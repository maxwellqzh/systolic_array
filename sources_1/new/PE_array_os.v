==> flow/design.v <==
`timescale 1ns / 1ps
module PE_array_os#(
    parameter ROW_len    = 3, 
    parameter COL_len    = 3,
    parameter DW   = 8,    
    parameter ACCW = 16    
)(
    input clk,
    input rst_n,
    input compute_en,
    input read_en_in,
    input  signed [ROW_len*DW-1:0] a_bus,
    input  signed [COL_len*DW-1:0] b_bus,
    output reg signed [COL_len*ACCW-1:0] c_bus
);
    wire signed [DW-1:0]   a_curr [0:ROW_len-1][0:COL_len-1];
    wire signed [DW-1:0]   b_curr [0:ROW_len-1][0:COL_len-1];
    wire signed [DW-1:0]   a_last [0:ROW_len-1][0:COL_len-1];
    wire signed [DW-1:0]   b_last [0:ROW_len-1][0:COL_len-1];
    wire signed [ACCW-1:0] c_sig  [0:ROW_len-1][0:COL_len-1];
    genvar i, j;
    generate
        for (i = 0; i < ROW_len; i = i + 1) begin: ROW_GEN
            for (j = 0; j < COL_len; j = j + 1) begin: COL_GEN
                if (j == 0)
                    assign a_curr[i][j] = a_bus[(i+1)*DW-1 -: DW];
                else
                    assign a_curr[i][j] = a_last[i][j-1];
                if (i == 0)
                    assign b_curr[i][j] = b_bus[(j+1)*DW-1 -: DW];
                else
                    assign b_curr[i][j] = b_last[i-1][j];
                PE_core_os u_PE_core_os (
                    .clk     (clk),
                    .rst_n   (rst_n),
                    .compute_en(compute_en),
                    .a_curr  (a_curr[i][j]),
                    .b_curr  (b_curr[i][j]),
                    .a_last  (a_last[i][j]),
                    .b_last  (b_last[i][j]),
                    .data_out(c_sig[i][j])
                );
            end
        end
    endgenerate
    reg [7:0] row_ptr;
    integer k;
    always @(posedge clk or negedge rst_n) begin
        if(!rst_n) begin
            row_ptr <= ROW_len-1;   
            c_bus <= 0;
        end
        else if(!read_en_in) begin
            row_ptr <= ROW_len-1;
            c_bus <= 0;
        end
        else begin
            for(k = 0; k < COL_len; k = k + 1) begin
                c_bus[(k+1)*ACCW-1 -: ACCW] <= c_sig[row_ptr][k];
            end
            if(row_ptr > 0)
                row_ptr <= row_ptr - 1;
            else
                row_ptr <= ROW_len-1;    
        end
    end
endmodule
`timescale 1ns / 1ps
module PE_Core #(
    parameter DATA_WIDTH = 8
)(
    input clk,
    input rst_n,
    input data_flow,             
    input load,                  
    input drain,                 
    input signed [DATA_WIDTH-1:0] left,      
    input signed [2*DATA_WIDTH-1:0] up,  
    output reg signed [DATA_WIDTH-1:0] right,     
    output reg signed [2*DATA_WIDTH-1:0] down
);
    reg signed [DATA_WIDTH-1:0] weight_reg; 
    reg signed [2*DATA_WIDTH-1:0] ps_reg;   
    reg drain_1d;
    wire drain_neg;
    wire signed [2*DATA_WIDTH-1:0] temp_result;
    wire signed [DATA_WIDTH-1:0] mult_input_b;
    assign mult_input_b = (data_flow) ? weight_reg : up[DATA_WIDTH-1:0];
    multiplier u_multiplier(
        .clk(clk),
        .CE(1'b1),
        .SCLR(!rst_n),
        .A(left),
        .B(mult_input_b),  
        .P(temp_result)
    );
    always@(posedge clk or negedge rst_n) begin
        if (!rst_n) begin
            drain_1d <= 0;
        end else begin
            drain_1d <= drain;
        end
    end
    assign drain_neg = drain_1d && !drain;
    always @(posedge clk or negedge rst_n) begin
        if (!rst_n) begin
            right      <= 0;
            down       <= 0;
            weight_reg <= 0;
            ps_reg     <= 0;
        end else begin
            right <= left;
            if (data_flow) begin
                if (load) begin
                    weight_reg <= up[DATA_WIDTH-1:0];
                    down       <= up;
                end else begin
                    down <= up + temp_result;
                end
            end else begin
                down <= up; 
                if (drain || drain_1d) begin
                    if(drain_1d)
                        down <= up; 
                    else
                        down <= ps_reg; 
                    if(drain_neg)      
                        ps_reg <= 0;
                    else
                        ps_reg <= ps_reg;
                end else begin
                    ps_reg <= ps_reg + temp_result;
                end
            end
        end
    end
endmodule
module multiplier
#(parameter DATA_WIDTH = 8)
(
    input clk,CE,SCLR,
    input signed [DATA_WIDTH-1:0] A,
    input signed [DATA_WIDTH-1:0] B,
    input signed [2*DATA_WIDTH-1:0] C,
    output reg   [2*DATA_WIDTH-1:0] P
);
    always@(posedge clk or posedge SCLR)
        begin
            if(SCLR)
                P<=0;
            else
            if(CE)
                P<=A*B;
            else
                P<=P;
        end
endmodule
`timescale 1ns / 1ps
module PE_core_os(
    input clk,rst_n,
    input compute_en,
    input signed [7:0] a_curr,
    input signed [7:0] b_curr,
    output reg signed [7:0] a_last,
    output reg signed [7:0] b_last,
    output reg signed [15:0] data_out
    );
    wire signed [15:0] data_tmp;
    wire rst;
    assign rst = !rst_n;
    always@(posedge clk or negedge rst_n)
        begin
            if(!rst_n)begin
                    a_last <= 0;
                    b_last <= 0;
            end
            else if (compute_en) begin
                a_last <= a_curr;
                b_last <= b_curr;
            end
            else begin
                a_last <= 0;
                b_last <= 0;
            end
        end
    always@(posedge clk or negedge rst_n)
        begin
            if(!rst_n) data_out <= 0;
            else if (compute_en) data_out <= data_out+data_tmp;   
            else data_out <= 0;   
        end
    multiplier u_multiplier(
        .clk(clk),
        .CE(1),
        .SCLR(rst),
        .A(a_curr),
        .B(b_curr),
        .P (data_tmp)
    );
endmodule
Reports on PE_array_os

The steps from the RTL of PE_array_os to its reports follow in flow order.
Lines are those of the file above, counted from 1.
Operators carry their Yosys type and port widths (W data, S select, Z words).
Library cell names are shortened.
Not given: -

Top module: PE_array_os
Clock port: clk
Standard-cell library: sky130hd
Corner: tt_025C_1v80

Elaborated design

Yosys after proc, flatten, opt, wreduce and memory -nomap, before mapping. Enables and synchronous resets that opt folds into registers are not counted as muxes. Print and check cells are not counted. Equal cells are merged and count once.

Add/sub/neg operators: 12
$mul: 10
Magnitude comparators: 1
Equal/unequal tests: 24
Multiplexer cells: 29
Reductions and logical operators: 3

Operators with widths:

| kind                  | number |
| $mul A8 B8 Y16        | 9 |
| $pmux W16 S9          | 3 |
| $mux W16              | 12 |
| $add A16 B16 Y16      | 9 |
| $mux W8               | 14 |
| $eq A4 B3 Y1 const B  | 12 |
| $eq A4 B2 Y1 const B  | 6 |
| $mul A8 B2 Y4 const B | 1 |
| $eq A4 B1 Y1 const B  | 3 |
| $eq A4 B4 Y1 const B  | 3 |
| $logic_not A4 Y1      | 3 |
| $sub A8 B1 Y8 const B | 1 |
| $gt A8 B1 Y1 const B  | 1 |
| $add A4 B1 Y4 const B | 1 |
| $add A4 B2 Y4 const B | 1 |

Register bits after elaboration: 440
Output and inout port bits: 48

Longest topological paths

Longest topological path by Yosys (ltp), each cell counted once; first at word level (registers and memories cut), then after technology mapping (sequential cells cut; the memories' decode and read muxes count).

Depth after elaboration: 5
ABC_AREA: 0
Mapped depth: 17
Depth with buffers taken out: 16

Synthesis result

The flow's flattened synthesis, as Yosys stat reports it; memories are mapped. The netlist is that of the ABC_AREA named above (0 if unset); the other value can give another one.
The area totals of this step are shown rounded.

Cell types:

| cell     | number | area in all (um^2) |
| dfrtp_1  | 439    | 1.1E+04 |
| fa_1     | 505    | 1.01E+04 |
| ha_1     | 407    | 5.09E+03 |
| and2_1   | 510    | 3190.56 |
| inv_1    | 762    | 2.86E+03 |
| xnor2_1  | 181    | 1585.27 |
| nand2_1  | 267    | 1E+03 |
| nor2_1   | 225    | 844.56 |
| a21oi_1  | 151    | 755.725 |
| o21ai_0  | 116    | 580.557 |
| xor2_1   | 59     | 516.746 |
| a21o_1   | 64     | 480.461 |
| a221oi_1 | 53     | 464.195 |
| mux2i_1  | 44     | 440.422 |
| nor2b_1  | 65     | 406.64 |
| a211oi_1 | 51     | 382.867 |
| mux2_2   | 26     | 292.781 |
| a22oi_1  | 37     | 277.766 |

Other cell types: 60; their cells: 591.

Cell count: 4553
Mapped area: 44200 um^2
Sequential part of the area: 11000 um^2
Mapped flip-flops: 440
Buffer cells: 87

The figures by module come from a second, unflattened synthesis with its own total; it is not the netlist above.

Cells (unflattened synthesis): 5140
Area (unflattened synthesis): 48900 um^2

Each row is one instance without its submodules.

Modules:

| module      | instances | cells | area (um^2) | seq. area (um^2) |
| multiplier  | 9         | 332   | 3130        | 400 |
| PE_core_os  | 9         | 168   | 1730        | 801 |
| PE_array_os | 1         | 640   | 5170        | 1400 |

Worst setup path after synthesis

OpenSTA on the mapped netlist: ideal clock, no wires. The path of least setup slack (recovery checks aside). Input and output delay are each 20% of the period. Register names are those of the netlist, which keeps one name where synthesis merged equal registers.

Path type: input to register
Start point: input port b_bus[4]
End point: register ROW_GEN[0].COL_GEN[0].u_PE_core_os.u_multiplier.P[14]
Clock period: 6270 ps
External input delay: 1254 ps
Library setup time: 87 ps
Launch time at the first pin: 1254 ps
Arrival time: 5218 ps
Path slack: 966 ps
Path delay: 4051 ps
Stages on the path: 14
Period reached after synthesis: 5304 ps

"path delay" is the arrival time less input delay plus setup time.
"stages on the path" counts driving pins, that of a launching flip-flop among them; a cell with two outputs on the path counts twice.
"period reached after synthesis" = period - worst setup slack (recovery checks aside). The figure is calculated, with input and output delays left at 20% of the set period.
Between the ends stands the longest chain of elaborated cells between them, by number of cells; it is not shown to be the way that was timed. Of several equally long chains one is given.
A line is the first line of the expression or statement that the cell stems from. Yosys adds cells for indexed reads and writes and turns some case tables into memories.
A register here has more assigning lines than the two given.

Cells stage by stage: clkbuf_1 > nand2_1 > fa_1 > fa_1 > fa_1 > fa_1 > inv_1 > ha_1 > a21o_1 > a21oi_1 > o21ai_0 > o41ai_2 > or4b_2 > o211ai_1
Length of the longest elaborated chain: 1

RTL lines, path post-synthesis:

| element            | line | text |
| start: declaration | 13   | `input  signed [COL_len*DW-1:0] b_bus,` |
| $mul A8 B8 Y16     | 153  | `P<=A*B;` |
| end: assignment    | 153  |  |
| end: assignment    | 155  | `P<=P;` |
| end: declaration   | 145  | `output reg   [2*DATA_WIDTH-1:0] P` |

Path in the finished layout

From the final timing report of stored run 2: the path of least setup slack in the routed layout; clock arrival at registers is part of the times.
The report prints the path's times to 10 ps; the period is as set.

Path type: input to register
Start point: input port b_bus[1]
End point: register ROW_GEN[0].COL_GEN[0].u_PE_core_os.u_multiplier.P[14]
Clock period: 5390 ps
External input delay: 1080 ps
Library setup time: 80 ps
Launch time at the first pin: 1080 ps
Arrival time: 5700 ps
Path slack: 230 ps
Stages on the path: 16

Between the ends stands the longest chain of elaborated cells between them, by number of cells; it is not shown to be the way that was timed. Of several equally long chains one is given.
A register here has more assigning lines than the two given.

Cells stage by stage: clkdlybuf4s50_1 > and2_1 > ha_1 > fa_1 > ha_1 > inv_1 > fa_1 > inv_1 > ha_1 > fa_1 > a21o_1 > a21oi_1 > o21ai_0 > o41ai_2 > or4b_2 > o211ai_1
Length of the longest elaborated chain: 1

RTL lines, path post-layout:

| element            | line | text |
| start: declaration | 13   | `input  signed [COL_len*DW-1:0] b_bus,` |
| $mul A8 B8 Y16     | 153  | `P<=A*B;` |
| end: assignment    | 153  |  |
| end: assignment    | 155  | `P<=P;` |
| end: declaration   | 145  | `output reg   [2*DATA_WIDTH-1:0] P` |

FLOW RESULTS
============

Below are 2 stored runs of the flow (Yosys, OpenROAD; platform sky130hd) on PE_array_os, each with its settings and what was measured, unordered. Constraints: input delay and output delay 20% of the set period each, output load 0.01 pF.
"period reached" means the clock period less the worst setup slack. The figure is calculated, with input and output delays left at 20% of the set period.
"critical setup path time": the worst setup path's part of the clock period (all of it between registers, 20% less for each end at a port) less its slack. A launch clock that arrives late makes it longer, a capture clock that arrives late makes it shorter.
By "total power after layout" is meant OpenSTA's value without simulated activity: inputs other than the clock are taken to toggle once in ten clock periods, and the tool carries that through the logic.
"critical setup path time" is given in steps of 10 ps.
Measured values are rounded.
Settings: -- = not set for that run.
A result given as -- is not shown for that run.

| setting or result                      | stored run 1 | stored run 2      |
| period_ns                              | 6.7          | 5.39              |
| CORE_UTILIZATION                       | 66           | 66                |
| SETUP_SLACK_MARGIN                     | 1.49         | --                |
| PLACE_DENSITY_LB_ADDON                 | 0.2          | --                |
| CORE_ASPECT_RATIO                      | 0.97         | --                |
| CELL_PAD_IN_SITES_DETAIL_PLACEMENT     | 1            | --                |
| ABC_AREA                               | 1            | --                |
| GPL_TIMING_DRIVEN                      | 1            | --                |
| GPL_ROUTABILITY_DRIVEN                 | 1            | --                |
| CTS_CLUSTER_SIZE                       | 52           | --                |
| CAP_MARGIN                             | 40           | 20                |
| MAX_ROUTING_LAYER                      | met5         | --                |
| CORE_MARGIN                            | 2            | 2                 |
| SLEW_MARGIN                            | 20           | 20                |
| Yosys chip area after synthesis (um^2) | --           | 44200             |
| die area (um^2)                        | --           | 69100             |
| standard-cell area after layout (um^2) | --           | 48900             |
| utilization of the finished layout (%) | --           | 74.0              |
| setup slack of the worst path (ps)     | --           | 226               |
| final setup TNS (ps)                   | --           | 0                 |
| total power after layout (µW)          | --           | 21200             |
| period reached (ps)                    | --           | 5164              |
| critical setup path time (ps)          | --           | 4090              |
| kind of the worst setup path           | --           | input to register |

Stored run 1: stopped before the end: clock tree synthesis reported DPL-0033
